==> flow/design.v <==
`timescale 1ns/1ps
module divider(
		clk,
		rst,
		load,
		n,
		d,
		q,
		r,
		ready
	);
	parameter WIDTH_N = 16;
	parameter WIDTH_D = 16;
	input 					clk;
	input					rst;
	input					load;
	input	[WIDTH_N-1:0]	n;
	input	[WIDTH_D-1:0]	d;
	output	[WIDTH_N-1:0]	q;
	output  [WIDTH_D-1:0]	r;
	output 					ready;
	localparam 	S_IDLE = 2'b00,
				S_COMP = 2'b01,
				S_DONE = 2'b10;
	reg [4:0] regCompCount;
	reg [1:0] regState;
	reg [WIDTH_D-1:0] regDivisor;
	reg [WIDTH_N-1:0] regDividend;
	reg [WIDTH_N-1:0] regQuotient;
	reg [WIDTH_D-1:0] regRemainder;
	reg [7:0] nextCompCount;
	reg [1:0] nextState;
	wire [WIDTH_D-1:0] wireDiff;
	reg  miniQuotient;
	reg  [WIDTH_N-1:0] nextRemainder;
	always @ (posedge clk) begin
		if (rst == 1'b1) begin
			regDividend <= {(WIDTH_N){1'b0}};
		end
		else begin
			if (regState == S_IDLE && load == 1'b1) begin
				regDividend <= n;
			end
			else if (regState == S_COMP) begin
				regDividend[WIDTH_N-1:0] <= {regDividend[WIDTH_N-2:0], 1'b0};
			end
		end
	end 
	always @ (posedge clk) begin
		if (rst == 1'b1) begin
			regDividend <= {(WIDTH_N){1'b0}};
		end
		else begin
			if (regState == S_IDLE && load == 1'b1) begin
				regQuotient <= 0;
			end
			else if (regState == S_COMP) begin
				regQuotient[WIDTH_N-1:0] <= {regQuotient[WIDTH_N-2:0], miniQuotient};
			end
		end
	end 
	always @ (*) begin
		miniQuotient = 0;
		nextRemainder = 0;
		if (wireDiff < regDivisor) begin
			miniQuotient = 1'b0;
			nextRemainder = wireDiff;
		end
		else begin
			miniQuotient = 1'b1;
			nextRemainder = wireDiff - regDivisor;
		end
	end
	 always @(posedge clk) begin
	 	if(rst == 1'b1) begin
	 		 regRemainder <= 0;
	 		 regDivisor <= 0;
	 	end 
	 	else begin
	 		if (regState == S_COMP) begin
	 			regRemainder <= nextRemainder;
	 		end
	 		else if (regState == S_IDLE && load == 1'b1) begin
	 			regRemainder <= 0;
	 		end
	 		if (regState == S_IDLE && load == 1'b1) begin
	 			regDivisor <= d;
	 		end
	 	end
	 end
	  assign wireDiff [WIDTH_D-1:0] = {regRemainder[WIDTH_D-2:0], regDividend[WIDTH_N-1]};
	  assign ready = (regState == S_DONE || regState == S_IDLE) ? 1'b1 : 1'b0;
	  assign r = regRemainder;
	  assign q = regQuotient;
	  always @(posedge clk) begin
	  	if(rst) begin
	  		 regState <= S_IDLE;
	  		 regCompCount <= 0;
	  	end 
	  	else begin
	  		case (regState)
	  			S_IDLE: begin
	  				if (load == 1'b1) begin
	  					regState <= S_COMP;
	  					regCompCount <= 0;
	  				end
	  			end
	  			S_COMP: begin
	  				if (regCompCount == (WIDTH_N-1)) begin
	  					regState <= S_DONE;
	  				end
	  				regCompCount <= regCompCount + 1;
	  			end
	  			default: begin
	  				regState <= S_IDLE;
	  			end
	  		endcase
	  	end
	  end
endmodule
# Tool chain data of divider
# Tool output for the design above, in the order of the flow.
# Lines are those of the file above, counted from 1.
# Operators carry their Yosys type and port widths (W data, S select, Z words).
# Library cell names are shortened.
# The mark n/a stands for no value.
# setup
top,divider
clock,clk
library,sky130hd
corner,tt_025C_1v80

# After elaboration
# Counts by Yosys on the flattened word-level netlist (proc, flatten, opt, wreduce; memories kept). Register bits leave out memories and registers merged into their read ports (data or address). Print and check cells are left out. Cells with the same type and inputs are merged into one.
# op_classes
add_sub_neg,2
compare,1
n_eq,5
muxes,11
logic,1
reduce_and_logical,8
# op_table
cell,count
$mux W16,4
$sub A16 B16 Y16,1
$lt A16 B16 Y1,1
$pmux W5 S2,1
$reduce_and A2 Y1,3
$add A5 B1 Y5 const B,1
$eq A5 B4 Y1 const B,1
$mux W5,1
$ne A2 B2 Y1 const B,2
$reduce_bool A2 Y1,2
$pmux W2 S2,1
$mux W2,2
$eq A2 B1 Y1 const B,1
$eq A2 B2 Y1 const B,1
$logic_not A2 Y1,1
$mux W1,2
$logic_and A1 B1 Y1,1
$logic_or A1 B1 Y1,1
$not A1 Y1,1
# bits
ff_bits,55
output_inout_bits,33
elab_cells,33

# Depth
# Yosys ltp: most cells in a row. Word level: on the elaborated netlist, between registers, memories and ports. Mapped: between sequential cells and ports; inverters and the memories' decode and read muxes count.
# logic_depth
ltp_word,4
abc_area,0
ltp_mapped,10
mapped_depth_nobuf,9

# Synthesis result
# Source: synth_stat.txt of the flow (Yosys; design flattened, memories mapped). It holds for the ABC_AREA given above (unset counts as 0); a run with the other value may have another netlist.
# Totals and module areas in this step are rounded.
# by_type
cell_type,count,type_area_um2
dfxtp_1,40,800.768
edfxtp_1,16,480.461
nand2_1,59,221.462
ha_1,17,212.704
a21oi_1,28,140.134
mux2i_1,12,120.115
and2_1,18,112.608
nor2_1,23,86.333
o21ai_1,16,80.077
inv_1,20,75.072
o21ai_0,12,60.058
xor2_1,5,43.792
a2bb2oi_1,4,35.034
xnor2_1,4,35.034
a31oi_1,5,31.28
a21o_1,4,30.029
o21a_1,4,30.029
a211oi_1,3,22.522
# Other cell types: 29; their cells: 46.
# synth_totals
cell_count,336
synth_area_um2,3000
seq_area_um2,1300
flip_flops,56
n_buf,13

# Timing after synthesis
# Path of least setup slack by OpenSTA after synthesis, without wires, with an ideal clock, recovery checks aside; 20% of the period is set as input and as output delay. Where synthesis merged equal registers, the netlist keeps one of their names.
# synth_path
kind,reg2reg
startpoint,reg regRemainder[0]
endpoint,reg regQuotient[0]
period_ps,2940
t_first_pin_ps,0
arrival_time_ps,2048
slack_ps,637
path_delay_ps,2303
path_stages,9
synth_period_reached_ps,2303
# "path_delay_ps" is the arrival time less input delay plus setup time.
# "path_stages" counts driving pins, that of a launching flip-flop among them; a cell with two outputs on the path counts twice.
# "synth_period_reached_ps" is the clock period less the worst setup slack; recovery checks do not enter. This is arithmetic on one report: input and output delays are still those of the set period (20% each).
# The rows between start and end are the longest chain of elaborated cells between them; the timing report does not say that the signal goes this way. Where chains are equally long, one stands for them.
# A line is the first line of the expression or statement that the cell stems from. Yosys adds cells for indexed reads and writes and turns some case tables into memories.
# A register here has more assigning lines than the two given.
# synth_via
cell_sequence,dfxtp_1 fa_1 a211oi_1 nor4_2 nor3_2 o21a_4 a21oi_4 buf_6 and2_1
elab_chain_len,3
cone_cells,3
cone_lines,2
cone_classes,compare (1); mux (2)
# synth_rtl
element,line_no,rtl
"start, declared",30,reg [WIDTH_D-1:0] regRemainder;
"start, assigned",76,regRemainder <= 0;
"start, assigned",81,regRemainder <= nextRemainder;
$lt A16 B16 Y1,65,if (wireDiff < regDivisor) begin
$mux W1,65,
$mux W16,57,else if (regState == S_COMP) begin
"end, assigned",55,regQuotient <= 0;
"end, assigned",58,"regQuotient[WIDTH_N-1:0] <= {regQuotient[WIDTH_N-2:0], miniQuotient};"
"end, declared",29,reg [WIDTH_N-1:0] regQuotient;

# Path in the finished layout
# Path of least setup slack in the final report of flow run A (OpenROAD, finished layout, wires in). Where an end is a register, its clock arrival counts in the times.
# The report prints the path's times to 10 ps; the period is as set.
# layout_path
kind,reg2reg
startpoint,reg regDivisor[1]
endpoint,reg regRemainder[8]
period_ps,1540
t_first_pin_ps,290
arrival_time_ps,2430
slack_ps,-710
path_stages,11
# The rows between start and end are the longest chain of elaborated cells between them; the timing report does not say that the signal goes this way. Where chains are equally long, one stands for them.
# A register here has more assigning lines than the two given.
# layout_via
cell_sequence,dfxtp_2 inv_2 fa_2 a211oi_4 buf_4 nor2_2 o21a_1 o41a_1 xor2_1 mux2i_1 o21ai_1
elab_chain_len,3
cone_cells,4
cone_lines,3
cone_classes,add/sub (1); compare (1); mux (2)
# layout_rtl
element,line_no,rtl
"start, declared",27,reg [WIDTH_D-1:0] regDivisor;
"start, assigned",77,regDivisor <= 0;
"start, assigned",87,regDivisor <= d;
$sub A16 B16 Y16,71,nextRemainder = wireDiff - regDivisor;
$mux W16,65,if (wireDiff < regDivisor) begin
$mux W16,80,if (regState == S_COMP) begin
"end, assigned",76,regRemainder <= 0;
"end, assigned",81,regRemainder <= nextRemainder;
"end, declared",30,reg [WIDTH_D-1:0] regRemainder;

# Design divider on sky130hd. What follows are 2 stored runs of the flow, each under its own settings; their order means nothing. The constraints put input and output delay at 20% of the set period each and load the outputs with 0.01 pF.
# "clock_period_reached_ps" = clock period - worst setup slack. The figure is calculated, with input and output delays left at 20% of the set period.
# "worst_path_allowed_less_slack_ps": the worst setup path's part of the clock period (all of it between registers, 20% less for each end at a port) less its slack. A launch clock that arrives late makes it longer, a capture clock that arrives late makes it shorter.
# "totalPower_uw": no workload was simulated; the value follows from the tool's default switching activity.
# "worst_path_allowed_less_slack_ps" is known to 10 ps.
# Values from the reports are rounded here.
# A setting shown as n/a is not set for that run.
stored run,period_ns,CORE_UTILIZATION,SETUP_SLACK_MARGIN,PLACE_DENSITY_LB_ADDON,TNS_END_PERCENT,CTS_CLUSTER_SIZE,CAP_MARGIN,CORE_MARGIN,SLEW_MARGIN,PLACE_DENSITY,CELL_PAD_IN_SITES_GLOBAL_PLACEMENT,CELL_PAD_IN_SITES_DETAIL_PLACEMENT,ABC_AREA,GPL_TIMING_DRIVEN,CTS_CLUSTER_DIAMETER,MAX_ROUTING_LAYER,synthArea_um2,final_die_area_um2,final_stdcell_area_um2,final_setup_ws_ps,final_setup_tns_ps,hold_worst_slack_ps,totalPower_uw,clock_period_reached_ps,worst_path_allowed_less_slack_ps,critical_path_type
flow run A,1.54,17,-0.03,0.27,50,96,20,2,20,n/a,n/a,n/a,n/a,n/a,n/a,n/a,3000,19000,4700,-710,-11000,450,5600,2245,2250,reg2reg
flow run B,2.91,26,n/a,n/a,n/a,n/a,20,2,20,0.52,3,0,1,0,387,met4,3400,14000,4300,250,0,450,2400,2663,2080,in2reg
